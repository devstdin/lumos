==> flow/design.v <==
module spi
	#(
		parameter num_addrbits = 3,
		parameter num_databits = 8 )
	(
		input wire reset,
		input  wire cs,
		input  wire sclk,
		input  wire din,
		output wire dout,
		output wire dout_en,
		output wire [7:0] ctrl0,
		output wire [7:0] ctrl1,
		output wire [7:0] ctrl2,
		input wire [7:0] stat0
	);
	function integer intMax
	(
		input integer LEFT,
		input integer RIGHT
	);
		if (LEFT > RIGHT) intMax = LEFT; 
		else intMax = RIGHT;
	endfunction
	function integer numCntBits  
	(
		input integer val
	);
		for (numCntBits=0; val>0; numCntBits=numCntBits+1) val = val>>1;
	endfunction
	localparam num_opbits = 1;
	localparam num_words = 2;
	localparam OP_READ = 0;
	localparam OP_WRITE = 1;
	localparam rx_tmp_left = intMax(intMax(num_databits,num_opbits),num_addrbits);
	reg [7:0] i_ctrl0;
	reg [7:0] i_ctrl1;
	reg [7:0] i_ctrl2;
	reg [rx_tmp_left:0] rx_tmp;
	reg [num_opbits-1:0] rx_op;
	reg [num_addrbits-1:0] rx_addr;
	reg [num_databits-1:0] tx_bits_d0;
	reg [num_databits-1:0] tx_bits_d1;
	reg [numCntBits(num_databits+num_opbits+num_addrbits+1)-1:0] re_cnt;
	reg i_dout_en;
	always @(posedge sclk or negedge cs) begin
		if (cs == 0) begin
			re_cnt <= 'b0;
		end
		else begin
			if (re_cnt != num_databits+num_opbits+num_addrbits+1) begin
				re_cnt <= re_cnt + 1;
			end
		end 
	end
	assign addr_ok = (re_cnt == num_addrbits-1);
	assign op0_ok = (re_cnt == num_addrbits+num_opbits-1);
	assign data_out_ok = (re_cnt == num_addrbits+num_opbits);
	assign data_in_ok = (re_cnt == num_addrbits+num_opbits+num_databits-1);
	always @(negedge sclk, negedge cs) begin
		if (cs == 0) begin
			i_dout_en <= 'b0;
		end
		else begin
			if (data_out_ok)
				i_dout_en <= 1;
		end 
	end
	always @(posedge sclk or posedge reset) begin
		if (reset) begin
			i_ctrl0 <= 'b0;
			i_ctrl1 <= 'b0;
			i_ctrl2 <= 'b0;
		end
		else begin
			rx_tmp <= { din, rx_tmp[rx_tmp_left:1] };
			if (addr_ok)
				rx_addr <= { din, rx_tmp[rx_tmp_left:(rx_tmp_left-num_addrbits+2)] };
			if (op0_ok)
				rx_op <= din;
			case(rx_addr)
				0:  
					;
				1:  
					if (rx_op == OP_WRITE && data_in_ok) 
						i_ctrl0 <= { din, rx_tmp[rx_tmp_left:(rx_tmp_left-num_databits+2)] };
				2:  
					if (rx_op == OP_WRITE && data_in_ok) 
						i_ctrl1 <= { din, rx_tmp[rx_tmp_left:(rx_tmp_left-num_databits+2)] };
				3:  
					if (rx_op == OP_WRITE && data_in_ok) 
						i_ctrl2 <= { din, rx_tmp[rx_tmp_left:(rx_tmp_left-num_databits+2)] };
				default:
					;
			endcase
		end 
	end
	always @(negedge sclk) begin : tx_proc
		reg [num_databits-1:0] v_tx_bits_d1;
		v_tx_bits_d1 = { 1'b0, tx_bits_d1[(num_databits-1):1] };  
		case(rx_addr)
			0:  
				if (op0_ok || data_out_ok) begin
					tx_bits_d0 <= stat0;
					v_tx_bits_d1 = tx_bits_d0;
				end
			1:  
				if (op0_ok || data_out_ok) begin
					tx_bits_d0 <= i_ctrl0;
					v_tx_bits_d1 = tx_bits_d0;
				end
			2:  
				if (op0_ok || data_out_ok) begin
					tx_bits_d0 <= i_ctrl1;
					v_tx_bits_d1 = tx_bits_d0;
				end
			3:  
				if (op0_ok || data_out_ok) begin
					tx_bits_d0 <= i_ctrl2;
					v_tx_bits_d1 = tx_bits_d0;
				end
			default:
				if (op0_ok || data_out_ok) begin
					tx_bits_d0 <= 0;
					v_tx_bits_d1 = tx_bits_d0;
				end
		endcase
		tx_bits_d1 <= v_tx_bits_d1;
	end : tx_proc
	assign dout = tx_bits_d1[0];
	assign dout_en = (i_dout_en == 1 && cs == 1) ? 1 : 0;
	assign ctrl0 = i_ctrl0;
	assign ctrl1 = i_ctrl1;
	assign ctrl2 = i_ctrl2;
endmodule
From RTL to reports: spi
The steps from the RTL of spi to its reports follow in flow order.
Line numbers count from 1 in the design file above.
{"block": "setup", "top": "spi", "clk_port": "sclk", "library": "sky130hd", "pvt_corner": "tt_025C_1v80"}

Word-level counts
Source: Yosys, flattened and elaborated, memories not mapped. Widths are those after wreduce. Registers that Yosys merges into a memory's read port (data or address) are not register bits. Print and check cells do not count. Equal cells are merged and count once.
{"block": "word_totals", "out_inout_bits": 26, "inputBits": 12, "word_cells": 38, "reg_bits": 58}
{"block": "op_classes", "bitwise": 1, "n_reduce_logical": 9, "eq_ne": 8, "n_mux": 8, "add_sub_neg": 1}
{"block": "op_table", "cell": "8-bit two-way mux", "n": 5}
{"block": "op_table", "cell": "8-bit case mux with 4-bit select", "n": 1}
{"block": "op_table", "cell": "2-bit AND reduction", "n": 5}
{"block": "op_table", "cell": "4-bit by 2-bit equality test with 1-bit output with constant B", "n": 2}
{"block": "op_table", "cell": "7-bit two-way mux", "n": 1}
{"block": "op_table", "cell": "3-bit by 2-bit equality test with 1-bit output with constant B", "n": 2}
{"block": "op_table", "cell": "4-bit by 1-bit adder with 4-bit output with constant B", "n": 1}
{"block": "op_table", "cell": "4-bit by 3-bit equality test with 1-bit output with constant B", "n": 1}
{"block": "op_table", "cell": "4-bit equality test with constant B", "n": 1}
{"block": "op_table", "cell": "4-bit != test with constant B", "n": 1}
{"block": "op_table", "cell": "3-bit by 1-bit equality test with 1-bit output with constant B", "n": 1}
{"block": "op_table", "cell": "3-bit zero test", "n": 1}
{"block": "op_table", "cell": "1-bit logical AND", "n": 2}
{"block": "op_table", "cell": "1-bit logical OR", "n": 1}
{"block": "op_table", "cell": "1-bit NOT", "n": 1}
{"block": "op_table", "cell": "1-bit two-way mux", "n": 1}

Logic depth
Yosys ltp: most cells in a row. Word level: on the elaborated netlist, between registers, memories and ports. Mapped: between sequential cells and ports; inverters and the memories' decode and read muxes count.
{"block": "logic_depth", "word_depth": 4, "abc_area": 0, "ltp_mapped": 5, "mapped_depth_nobuf": 5}

After synthesis
Source: synth_stat.txt of the flow (Yosys; design flattened, memories mapped). It holds for the ABC_AREA given above (unset counts as 0); a run with the other value may have another netlist.
{"block": "by_type", "cell_type": "sky130_fd_sc_hd__dfrtp_1", "n": 28, "area_total_um2": 700.672}
{"block": "by_type", "cell_type": "sky130_fd_sc_hd__edfxtp_1", "n": 19, "area_total_um2": 570.547}
{"block": "by_type", "cell_type": "sky130_fd_sc_hd__mux2_2", "n": 23, "area_total_um2": 258.998}
{"block": "by_type", "cell_type": "sky130_fd_sc_hd__mux4_2", "n": 8, "area_total_um2": 180.173}
{"block": "by_type", "cell_type": "sky130_fd_sc_hd__dfxtp_1", "n": 8, "area_total_um2": 160.154}
{"block": "by_type", "cell_type": "sky130_fd_sc_hd__mux2_4", "n": 8, "area_total_um2": 120.115}
{"block": "by_type", "cell_type": "sky130_fd_sc_hd__ha_1", "n": 4, "area_total_um2": 50.048}
{"block": "by_type", "cell_type": "sky130_fd_sc_hd__nor2b_1", "n": 8, "area_total_um2": 50.048}
{"block": "by_type", "cell_type": "sky130_fd_sc_hd__dfrtn_1", "n": 1, "area_total_um2": 25.024}
{"block": "by_type", "cell_type": "sky130_fd_sc_hd__nand4b_4", "n": 1, "area_total_um2": 23.773}
{"block": "by_type", "cell_type": "sky130_fd_sc_hd__buf_6", "n": 2, "area_total_um2": 22.522}
{"block": "by_type", "cell_type": "sky130_fd_sc_hd__inv_1", "n": 5, "area_total_um2": 18.768}
{"block": "by_type", "cell_type": "sky130_fd_sc_hd__nand2_1", "n": 4, "area_total_um2": 15.014}
{"block": "by_type", "cell_type": "sky130_fd_sc_hd__or4b_4", "n": 1, "area_total_um2": 13.763}
{"block": "by_type", "cell_type": "sky130_fd_sc_hd__and2_1", "n": 2, "area_total_um2": 12.512}
{"block": "by_type", "cell_type": "sky130_fd_sc_hd__a21oi_1", "n": 2, "area_total_um2": 10.01}
{"block": "by_type", "cell_type": "sky130_fd_sc_hd__buf_2", "n": 2, "area_total_um2": 10.01}
{"block": "by_type", "cell_type": "sky130_fd_sc_hd__nand3_1", "n": 2, "area_total_um2": 10.01}
Other cell types: 13; their cells: 15.
{"block": "mapped", "n_buf": 6, "area_um2": 2354.8, "sequential_area_um2": 1456.4, "ffs": 56, "mapped_cells": 143}

spi through Yosys and OpenROAD on sky130hd: 2 stored runs, unordered, with their settings and measured results. The constraints put input and output delay at 20% of the set period each and load the outputs with 0.01 pF.
By "total_power_mw" is meant OpenSTA's value without simulated activity: inputs other than the clock are taken to toggle once in ten clock periods, and the tool carries that through the logic.

{"run": "run 1", "settings": { "period_ns": 6.41, "CORE_UTILIZATION": 35, "PLACE_DENSITY": 0.37, "CORE_MARGIN": 8, "CELL_PAD_IN_SITES_GLOBAL_PLACEMENT": 0, "CELL_PAD_IN_SITES_DETAIL_PLACEMENT": 2, "TNS_END_PERCENT": 50, "GPL_TIMING_DRIVEN": 0, "CTS_CLUSTER_SIZE": 85, "SLEW_MARGIN": 15, "MIN_ROUTING_LAYER": "met2", "CAP_MARGIN": 20 }, "results": { "total_die_area_um2": 9608.9, "total_power_mw": 0.6452, "ws_setup_ns": 0.542, "timing.setup.tns_ns": 0.000, "fin_util_pct": 45.2, "fin_hold_ws_ns": 0.428, "yosys.chip_area_um2": 2354.8, "cell_area_final_um2": 3002.9 }}
{"run": "run 2", "settings": { "period_ns": 6.05, "CORE_UTILIZATION": 34, "PLACE_DENSITY_LB_ADDON": 0.07, "TNS_END_PERCENT": 40, "ABC_AREA": 0, "CTS_CLUSTER_DIAMETER": 161, "SLEW_MARGIN": 40, "MIN_ROUTING_LAYER": "met2", "CAP_MARGIN": 20, "CORE_MARGIN": 2 }, "results": { "fin_hold_ws_ns": 0.413, "cell_area_final_um2": 2970.3, "yosys.chip_area_um2": 2354.8, "total_power_mw": 0.7109, "timing.setup.tns_ns": 0.000, "ws_setup_ns": 0.465, "fin_util_pct": 44.0, "total_die_area_um2": 7607.3 }}
